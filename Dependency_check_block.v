==> flow/design.v <==
`timescale 1ns / 1ps
module Dependency_check_block(ins,clk,reset,imm,op_dec,RW_dm,mux_sel_A,mux_sel_B,imm_sel,
mem_en_ex,mem_rw_ex,mem_mux_sel_dm);
input [31:0]ins;
input clk,reset;
output reg [15:0] imm;
output reg [5:0] op_dec;
output reg[4:0] RW_dm;
output [1:0] mux_sel_A,mux_sel_B;
output reg imm_sel,mem_en_ex,mem_rw_ex,mem_mux_sel_dm;
reg q1,q2,q3,q4,q5;
reg [4:0]reg1,reg2,reg3,reg4,reg5,reg6;
wire [14:0] in_ex,ins_and;
assign JMP = ((~ins[31])&ins[30]&ins[29]&(~ins[28])&(~ins[27])&(~ins[26]));  
assign Cond_J = ((~ins[31])&ins[30]&(ins[29])&(ins[28])); 
assign LD_fb = ((~ins[31])&ins[30]&(~ins[29])&(ins[28])&(~ins[27])&(~ins[26])&(~q1)); 
assign Imm = ((~ins[31])&(~ins[30])&ins[29]); 
assign LD1 = ((~ins[31])&ins[30]&(~ins[29])&(ins[28])&(~ins[27])&(~ins[26])); 
assign ST = ((~ins[31])&ins[30]&(~ins[29])&(ins[28])&(~ins[27])&(ins[26])); 
always@(posedge clk)
begin
	if(reset==0)
		begin
			q1<=0;
			op_dec<=0;
			imm<=0;
			imm_sel<=0;
			q2<=0;
			mem_rw_ex<=0;
			q3<=0;
			q4<=0;
			mem_en_ex<=0;								 
			q5<=0;
			mem_mux_sel_dm<=0;
			reg1<=0;
			reg2<=0;
			reg3<=0;
			reg4<=0;
			reg5<=0;
			reg6<=0;
		end
	else
		begin
			q1 <= LD_fb;
			op_dec <=ins[31:26];
			imm <=ins[15:0];
			imm_sel<=Imm;
			q2<=ins[26];
			mem_rw_ex<=q2;
			q3<=LD1&(~q3);
			q4<=ST;
			mem_en_ex<=(q3|q4);
			q5<=((~q2)&(q3|q4));
			mem_mux_sel_dm<=q5;		 
			reg1<=ins_and[14:10];
			reg2<=reg1;
			RW_dm<=reg2;
			reg4<=RW_dm;
			reg5<=ins_and[4:0];
			reg6<=ins_and[9:5];
		end
end 
assign in_ex = {15{~(JMP|Cond_J|q1)}};  
assign ins_and = ins[25:11]&in_ex;	
assign comp1 = (reg2==reg6)?1'b1:1'b0;
assign comp2 = (RW_dm==reg6)?1'b1:1'b0;
assign comp3 = (reg4==reg6)?1'b1:1'b0;		 
assign comp4 = (reg2==reg5)?1'b1:1'b0;
assign comp5 = (RW_dm==reg5)?1'b1:1'b0;
assign comp6 = (reg4==reg5)?1'b1:1'b0;
assign and1 = (~comp1)&comp2;
assign and2 = (~comp1)&(~comp2)&comp3;
assign and3 = (~comp4)&comp5;						 
assign and4 = (~comp4)&(~comp5)&comp6;
assign mux_sel_A=(and2==1)?2'b11:(and1==1)?2'b10:(comp1==1)?2'b01:2'b00; 
assign mux_sel_B=(and4==1)?2'b11:(and3==1)?2'b10:(comp4==1)?2'b01:2'b00; 
endmodule
# Tool chain data of Dependency_check_block
# What the tools print for Dependency_check_block, step after step.
# Line numbers count from 1 in the design file above.
setup:
  top_module: "Dependency_check_block"
  clock_port: "clk"
  library: "sky130hd"
  pvt_corner: "tt_025C_1v80"

# After elaboration
# Counts by Yosys on the flattened word-level netlist (proc, flatten, opt, wreduce; memories kept). Register bits leave out memories and registers merged into their read ports (data or address); mux counts leave out enables and synchronous resets folded into registers. Print and check cells are left out. Cells with the same type and inputs are merged into one.
word_totals:
  word_cells: 75
  regBits: 61
  inputBits: 34
  out_inout_bits: 35
op_classes:
  mux: 12
  n_logic: 40
  eq_ne: 6
op_table:
  columns: ["op", "count"]
  rows:
  - ["== test 5 bit", 6]
  - ["AND 1 bit", 22]
  - ["AND 15 bit", 1]
  - ["NOT 1 bit", 14]
  - ["2-to-1 mux 2 bit", 4]
  - ["2-to-1 mux 1 bit", 8]
  - ["bitwise OR 1 bit", 3]

# Longest topological paths
# Depth = most cells in a row (Yosys ltp): at word level without a register or memory, in the mapped netlist without a sequential cell, where the memories' decode and read muxes count.
depth:
  word_depth: 10
  abc_area: 0
  mapped_depth: 4
  ltp_nobuf: 4

# Mapped cells and area
# The flow's flattened synthesis, as Yosys stat reports it; memories are mapped. The netlist is that of the ABC_AREA named above (0 if unset); the other value can give another one.
# The area totals of this step are shown rounded.
by_type:
  columns: ["type", "count", "area_total_um2"]
  rows:
  - ["sky130_fd_sc_hd__dfxtp_1", 55, 1.1E+03]
  - ["sky130_fd_sc_hd__and2_1", 33, 206.448]
  - ["sky130_fd_sc_hd__edfxtp_1", 5, 150.144]
  - ["sky130_fd_sc_hd__xnor2_1", 16, 140.134]
  - ["sky130_fd_sc_hd__xor2_1", 14, 122.618]
  - ["sky130_fd_sc_hd__and2_2", 6, 45.043]
  - ["sky130_fd_sc_hd__and3_1", 7, 43.792]
  - ["sky130_fd_sc_hd__and3_2", 5, 37.536]
  - ["sky130_fd_sc_hd__nand3_1", 7, 35.034]
  - ["sky130_fd_sc_hd__nor3_1", 6, 30.029]
  - ["sky130_fd_sc_hd__a31oi_4", 1, 21.27]
  - ["sky130_fd_sc_hd__o32ai_1", 2, 17.517]
  - ["sky130_fd_sc_hd__buf_6", 1, 11.261]
  - ["sky130_fd_sc_hd__clkbuf_1", 3, 11.261]
  - ["sky130_fd_sc_hd__o21bai_2", 1, 11.261]
  - ["sky130_fd_sc_hd__o32a_2", 1, 11.261]
  - ["sky130_fd_sc_hd__o32a_1", 1, 10.01]
  - ["sky130_fd_sc_hd__nor2b_2", 1, 8.758]
# Not listed: further types 7, cells in them 8.
synth_totals:
  ffs: 60
  yosys_area_um2: 2100
  buf_cells: 6
  seqArea_um2: 1300
  stdcells: 173

# Worst setup path after synthesis
# Source: OpenSTA report_checks on the synthesized netlist (no wires, ideal clock, input and output delay 20% of the period each), path of least setup slack; recovery checks are left aside. Register names are those of the netlist, which keeps one name where synthesis merged equal registers.
synth_path:
  path_type: "register to output"
  startpoint: "register RW_dm[4]"
  endpoint: "output port mux_sel_A[1]"
  required_ps: 1592
  output_delay_ps: 398
  launch_ps: 0
  tclk_ps: 1990
  stages: 5
  t_arrival_ps: 1171
  path_buffers: 0
  slack_ps: 421
  path_delay_ps: 1171
  synth_period_reached_ps: 1569
# "path_delay_ps" is the arrival time less input delay plus setup time.
# At an output port there is no setup time.
# "stages" counts driving pins, that of a launching flip-flop among them; a cell with two outputs on the path counts twice.
# "synth_period_reached_ps" = period - worst setup slack (recovery checks aside). The figure is calculated, with input and output delays left at 20% of the set period.
# The rows between start and end are the longest chain of elaborated cells between them; the timing report does not say that the signal goes this way. Where chains are equally long, one stands for them.
# A line is the first line of the expression or statement that the cell stems from. Yosys adds cells for indexed reads and writes and turns some case tables into memories.
synth_via:
  path_cell_list: "sky130_fd_sc_hd__edfxtp_1 -> sky130_fd_sc_hd__xnor2_1 -> sky130_fd_sc_hd__nand3_1 -> sky130_fd_sc_hd__nor3_1 -> sky130_fd_sc_hd__o32a_1"
  elab_chain_len: 6
  cells_between: 8
  lines_between: 4
  cone_classes: "eq/ne (1); mux (3); logic (4)"
synth_lines:
  columns: ["item", "line", "text"]
  rows:
  - ["start: declaration", 8, "output reg[4:0] RW_dm;"]
  - ["start: assignment", 57, "RW_dm<=reg2;"]
  - ["== test 5 bit", 66, "assign comp2 = (RW_dm==reg6)?1'b1:1'b0;"]
  - ["2-to-1 mux 1 bit", 66, null]
  - ["NOT 1 bit", 72, "assign and2 = (~comp1)&(~comp2)&comp3;"]
  - ["AND 1 bit x2", 72, null]
  - ["2-to-1 mux 2 bit", 75, "assign mux_sel_A=(and2==1)?2'b11:(and1==1)?2'b10:(comp1==1)?2'b01:2'b00;"]
  - ["end: declaration", 9, "output [1:0] mux_sel_A,mux_sel_B;"]

# Timing after layout
# Path of least setup slack in the final report of run 1 (OpenROAD, finished layout, wires in). Where an end is a register, its clock arrival counts in the times.
# The report prints the path's times to 10 ps; the period is as set.
layout_path:
  path_type: "register to output"
  startpoint: "register reg6[3]"
  endpoint: "output port mux_sel_A[1]"
  required_ps: 1420
  t_arrival_ps: 1530
  path_buffers: 1
  tclk_ps: 1770
  output_delay_ps: 350
  launch_ps: 320
  slack_ps: -110
  stages: 5
# The rows between start and end are the longest chain of elaborated cells between them; the timing report does not say that the signal goes this way. Where chains are equally long, one stands for them.
layout_via:
  path_cell_list: "sky130_fd_sc_hd__dfxtp_1 -> sky130_fd_sc_hd__xnor2_1 -> sky130_fd_sc_hd__nand3_1 -> sky130_fd_sc_hd__o32a_1 -> sky130_fd_sc_hd__buf_2"
  elab_chain_len: 6
  cells_between: 13
  cone_classes: "eq/ne (3); mux (5); logic (5)"
layout_lines:
  columns: ["item", "line", "text"]
  rows:
  - ["start: declaration", 12, "reg [4:0]reg1,reg2,reg3,reg4,reg5,reg6;"]
  - ["start: assignment", 40, "reg6<=0;"]
  - ["start: assignment", 60, "reg6<=ins_and[9:5];"]
  - ["== test 5 bit", 65, "assign comp1 = (reg2==reg6)?1'b1:1'b0;"]
  - ["2-to-1 mux 1 bit", 65, null]
  - ["NOT 1 bit", 71, "assign and1 = (~comp1)&comp2;"]
  - ["AND 1 bit", 71, null]
  - ["2-to-1 mux 2 bit x2", 75, "assign mux_sel_A=(and2==1)?2'b11:(and1==1)?2'b10:(comp1==1)?2'b01:2'b00;"]
  - ["end: declaration", 9, "output [1:0] mux_sel_A,mux_sel_B;"]

==> results <==
Settings and measured results of 2 stored flow runs for module Dependency_check_block (sky130hd), not sorted in any way. The constraints put input and output delay at 20% of the set period each and load the outputs with 0.01 pF.
"period_reached_ps": clock period set for the run, less the worst setup slack. It is reckoned from that one timing run; input and output delays stay at 20% of the period that was set.
"worst_path_time_ps": the worst setup path's part of the clock period (all of it between registers, 20% less for each end at a port) less its slack. A launch clock that arrives late makes it longer, a capture clock that arrives late makes it shorter.
"design_power_uw" is the tool's figure for a default switching activity; nothing was simulated.
"worst_path_time_ps" is known to 10 ps.
Values from the reports are rounded here.

--- run 1 ---
==> flow/run.sh <==
#!/bin/bash
# the make line also repeats the synthesis and layout settings of config.mk as NAME=value (left out here)
make -C /OpenROAD-flow-scripts/flow DESIGN_CONFIG=/design/flow/config.mk WORK_HOME=/design/flow/orfs CLKGATE_MAP_FILE= finish
==> flow/config.mk <==
export PLATFORM = sky130hd
export DESIGN_NAME = Dependency_check_block
export DESIGN_NICKNAME = Dependency_check_block
export VERILOG_FILES = /design/flow/design.v
export SDC_FILE = /design/flow/constraint.sdc
export NUM_CORES = 4
export LEC_CHECK = 0
export CAP_MARGIN = 20
export CORE_MARGIN = 2
export CORE_UTILIZATION = 40
export SETUP_SLACK_MARGIN = 0.15
export SLEW_MARGIN = 20
==> flow/constraint.sdc <==
create_clock -name core_clock -period 1.77 [get_ports {clk}]
set_input_delay 0.3540 -clock core_clock [delete_from_list [all_inputs] [get_ports {clk}]]
set_output_delay 0.3540 -clock core_clock [all_outputs]
set_load 0.01 [all_outputs]

==> results, as YAML <==
results:
  synthesis_area_um2: 2100
  die_um2: 5700
  cell_area_final_um2: 3200
  worst_setup_slack_ps: -110
  design_power_uw: 3000
  period_reached_ps: 1880
  worst_path_time_ps: 1530
  path_kind: "register to output"

--- run 2 ---
==> flow/run.sh <==
#!/bin/bash
# the make line also repeats the synthesis and layout settings of config.mk as NAME=value (left out here)
make -C /OpenROAD-flow-scripts/flow DESIGN_CONFIG=/design/flow/config.mk WORK_HOME=/design/flow/orfs CLKGATE_MAP_FILE= finish
==> flow/config.mk <==
export PLATFORM = sky130hd
export DESIGN_NAME = Dependency_check_block
export DESIGN_NICKNAME = Dependency_check_block
export VERILOG_FILES = /design/flow/design.v
export SDC_FILE = /design/flow/constraint.sdc
export NUM_CORES = 4
export LEC_CHECK = 0
export ABC_AREA = 0
export CAP_MARGIN = 20
export CELL_PAD_IN_SITES_DETAIL_PLACEMENT = 0
export CORE_MARGIN = 2
export CORE_UTILIZATION = 31
export CTS_CLUSTER_DIAMETER = 314
export GPL_ROUTABILITY_DRIVEN = 0
export GPL_TIMING_DRIVEN = 1
export MAX_ROUTING_LAYER = met5
export PLACE_DENSITY_LB_ADDON = 0.14
export SETUP_SLACK_MARGIN = 0.3
export SLEW_MARGIN = 20
export TNS_END_PERCENT = 65
==> flow/constraint.sdc <==
create_clock -name core_clock -period 1.95 [get_ports {clk}]
set_input_delay 0.3900 -clock core_clock [delete_from_list [all_inputs] [get_ports {clk}]]
set_output_delay 0.3900 -clock core_clock [all_outputs]
set_load 0.01 [all_outputs]

==> results, as YAML <==
results:
  synthesis_area_um2: 2100
  die_um2: 7300
  cell_area_final_um2: 3100
  worst_setup_slack_ps: 40
  design_power_uw: 2700
  period_reached_ps: 1910
  worst_path_time_ps: 1520
  path_kind: "register to output"
