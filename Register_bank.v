==> flow/design.v <==
`timescale 1ns / 1ps
module Register_bank(ans_ex,ans_wb,imm,mux_sel_A,mux_sel_B,imm_sel,RA,RB,RW_dm,clk,ans_dm,A,B,AR,BR);
input [4:0] RA,RB,RW_dm;
input clk,imm_sel;
input[1:0]mux_sel_A,mux_sel_B;
input [15:0] ans_dm,ans_ex,ans_wb,imm;
output wire [15:0]A,B;
output reg[15:0] AR,BR;
wire [15:0]BI;
reg [15:0] register [31:0];   
assign A = (mux_sel_A==2'b00)?AR:(mux_sel_A==2'b01)?ans_ex:(mux_sel_A==2'b10)?ans_dm:(mux_sel_A==2'b11)?ans_wb:16'd0; 
assign BI = (mux_sel_B==2'b00)?BR:(mux_sel_B==2'b01)?ans_ex:(mux_sel_B==2'b10)?ans_dm:(mux_sel_B==2'b11)?ans_wb:16'd0;    
assign B = (imm_sel==1'b0)?BI:imm;  
always@(posedge clk)
begin
register[RW_dm]=ans_dm;   
AR = register[RA];   
BR = register[RB];
register[0] = 16'b0000000000001000;
end
endmodule
# Step by step through the tools: Register_bank
# Tool output for the design above, in the order of the flow.
# Line numbers count from 1 in the design file above.
# Operators carry their Yosys type and port widths (W data, S select, Z words).
# Library cell names are shortened.
# Not given: --
[design]
design = "Register_bank"
clock_port = "clk"
library = "sky130hd"
corner = "tt_025C_1v80"

# Elaborated design
# Yosys after proc, flatten, opt, wreduce and memory -nomap, before mapping. Enables and synchronous resets that opt folds into registers are not counted as muxes. Print and check cells are not counted. Equal cells are merged and count once.
[bits]
inputBits = 85
mem_count = 0
clocked_rd_ports_x_width = 0
latch_bits = 0
mem_bits_ro = 0
ff_bits = 528
mem_bits_rw = 0
[classes]
mul = 0
compare = 0
logic = 0
muxes = 43
equal = 99
shift = 0
reduce_and_logical = 37
div_mod_pow = 0
addsub = 0
[ops]
columns = ["operator", "count"]
rows = [
  ["$pmux W16 S32", 2],
  ["$pmux W16 S2", 32],
  ["$reduce_or A31 Y1", 32],
  ["$eq A5 B5 Y1 const B", 48],
  ["$mux W16", 9],
  ["$eq A5 B4 Y1 const B", 24],
  ["$eq A5 B3 Y1 const B", 12],
  ["$eq A5 B2 Y1 const B", 6],
  ["$eq A5 B1 Y1 const B", 3],
  ["$logic_not A5 Y1", 3],
  ["$eq A2 B2 Y1 const B", 4],
  ["$eq A2 B1 Y1 const B", 2],
  ["$logic_not A2 Y1", 2],
]

# Logic depth
# Depth = most cells in a row (Yosys ltp): at word level without a register or memory, in the mapped netlist without a sequential cell, where the memories' decode and read muxes count.
[depth]
ltp_word = 6
abc_area = 0
mapped_depth = 10

# After synthesis
# Source: synth_stat.txt of the flow (Yosys; design flattened, memories mapped). It holds for the ABC_AREA given above (unset counts as 0); a run with the other value may have another netlist.
# Totals and module areas in this step are rounded.
[types]
columns = ["cell_type", "count", "area_total_um2"]
rows = [
  ["dfxtp_1", 528, 1.06E+04],
  ["mux2i_1", 464, 4.64E+03],
  ["o22ai_1", 352, 2.2E+03],
  ["inv_1", 470, 1.76E+03],
  ["mux4_2", 32, 720.691],
  ["clkbuf_1", 143, 536.765],
  ["nand2_1", 123, 461.693],
  ["mux2_2", 38, 427.91],
  ["o221ai_1", 43, 376.611],
  ["o22a_1", 39, 341.578],
  ["nor4_1", 52, 325.312],
  ["a21oi_1", 58, 290.278],
  ["a31oi_1", 40, 250.24],
  ["nor3_1", 42, 210.202],
  ["nor2_1", 47, 176.419],
  ["buf_2", 32, 160.154],
  ["or4_1", 20, 150.144],
  ["and4_1", 9, 78.826],
]
# Other cell types: 39; their cells: 150.
[synth_totals]
flip_flops = 528
cells = 2682
buf_cells = 201
mapped_area_um2 = 24800
seqArea_um2 = 10600

# Path before layout
# OpenSTA on the mapped netlist: ideal clock, no wires. The path of least setup slack (recovery checks aside). Input and output delay are each 20% of the period. Register names are those of the netlist, which keeps one name where synthesis merged equal registers.
[synth_path]
kind = "input to output"
startpoint = "input port mux_sel_B[0]"
endpoint = "output port B[10]"
output_delay_ns = 0.652
stages = 4
n_path_buf = 2
delay_ns = 1.770
arrival_time_ns = 2.422
launch_ns = 0.652
slack_ns = 0.186
tclk_ns = 3.26
period_less_setup_slack_ns = 3.074
# "delay_ns" is the arrival time less input delay plus setup time.
# At an output port there is no setup time.
# "stages": output pins that drive a net of the path, with the launching flip-flop's if there is one; two outputs of one cell count as two.
# "period_less_setup_slack_ns" is the clock period less the worst setup slack; recovery checks do not enter. This is arithmetic on one report: input and output delays are still those of the set period (20% each).
# The rows between start and end are the longest chain of elaborated cells between them; the timing report does not say that the signal goes this way. Where chains are equally long, one stands for them.
# Each line given opens the expression or statement behind the cell; cells for indexed reads and writes are added by Yosys, which also makes memories of some case tables.
[synth_via]
cell_sequence = "clkbuf_1 -> buf_1 -> mux4_2 -> mux2_2"
elab_chain_len = 6
cone_cells = 9
cone_classes = "3 x eq/ne; 5 x mux; 1 x reduce/logical"
[synth_rtl]
columns = ["element", "line", "source"]
rows = [
  ["start, declared", 5, "input[1:0]mux_sel_A,mux_sel_B;"],
  ["$eq A2 B2 Y1", 12, "assign BI = (mux_sel_B==2'b00)?BR:(mux_sel_B==2'b01)?ans_ex:(mux_sel_B==2'b10)?ans_dm:(mux_sel_B==2'b11)?ans_w ..."],
  ["$mux W16 x4", 12, ""],
  ["$mux W16", 13, "assign B = (imm_sel==1'b0)?BI:imm;"],
  ["end, declared", 7, "output wire [15:0]A,B;"],
]

# Path in the finished layout
# Path of least setup slack in the final report of job 2 (OpenROAD, finished layout, wires in). Where an end is a register, its clock arrival counts in the times.
[layout_path]
kind = "input to register"
startpoint = "input port RW_dm[2]"
endpoint = "register AR[14]"
tclk_ns = 3.41
launch_ns = 0.68
arrival_time_ns = 3.86
stages = 11
slack_ns = 0.02
n_path_buf = 4
# The rows between start and end are the longest chain of elaborated cells between them; the timing report does not say that the signal goes this way. Where chains are equally long, one stands for them.
[layout_via]
cell_sequence = "clkdlybuf4s50_1 -> buf_4 -> nor3_2 -> nand2_1 -> buf_4 -> buf_4 -> mux2i_1 -> o22a_1 -> o221ai_1 -> nor4_1 -> a31oi_1"
elab_chain_len = 4
cone_cells = 97
cone_classes = "31 x eq/ne; 33 x mux; 33 x reduce/logical"
[layout_rtl]
columns = ["element", "line", "source"]
rows = [
  ["start, declared", 3, "input [4:0] RA,RB,RW_dm;"],
  ["$eq A5 B5 Y1", 16, "register[RW_dm]=ans_dm;"],
  ["$reduce_or A31 Y1", "--", ""],
  ["$pmux W16 S2", 16, ""],
  ["$pmux W16 S32", 17, "AR = register[RA];"],
  ["end, assigned", 17, ""],
  ["end, declared", 8, "output reg[15:0] AR,BR;"],
]

# Stored flow runs of Register_bank (2 of them; Yosys, OpenROAD, sky130hd). They differ in their settings and are not a sequence. Constraints: input delay and output delay 20% of the set period each, output load 0.01 pF.
# "achieved_clock_period_ns": clock period set for the run, less the worst setup slack. It is reckoned from that one timing run; input and output delays stay at 20% of the period that was set.
# "worst_path_time_ns": the worst setup path's part of the clock period (all of it between registers, 20% less for each end at a port) less its slack. A launch clock that arrives late makes it longer, a capture clock that arrives late makes it shorter.
# "final_power_mw" rests on the timing tool's default activity at the inputs, not on a simulated workload.
# The results are shown rounded.

[[run]]
name = "job 1"
[run.settings]
period_ns = 5.74
CORE_UTILIZATION = 51
CORE_MARGIN = 9
CELL_PAD_IN_SITES_GLOBAL_PLACEMENT = 3
MIN_ROUTING_LAYER = "met1"
MAX_ROUTING_LAYER = "met5"
CAP_MARGIN = 20
SLEW_MARGIN = 20
[run.results]
outcome = "incomplete, placement halted on GPL-0301"

[[run]]
name = "job 2"
[run.settings]
period_ns = 3.41
CORE_UTILIZATION = 23
PLACE_DENSITY_LB_ADDON = 0.09
HOLD_SLACK_MARGIN = 0.26
CORE_MARGIN = 8
CELL_PAD_IN_SITES_DETAIL_PLACEMENT = 1
CAP_MARGIN = 0
MIN_ROUTING_LAYER = "met1"
SLEW_MARGIN = 20
[run.results]
synthesis_area_um2 = 24800
die_footprint_um2 = 118000
layout_stdcell_area_um2 = 37600
finish.utilization_pct = 35.2
timing.setup.ws_ns = 0.023
tns_ns = 0.000
timing.hold.ws_ns = 0.456
final_power_mw = 22.6
achieved_clock_period_ns = 3.387
worst_path_time_ns = 2.70
worst_setup_path_type = "input to register"
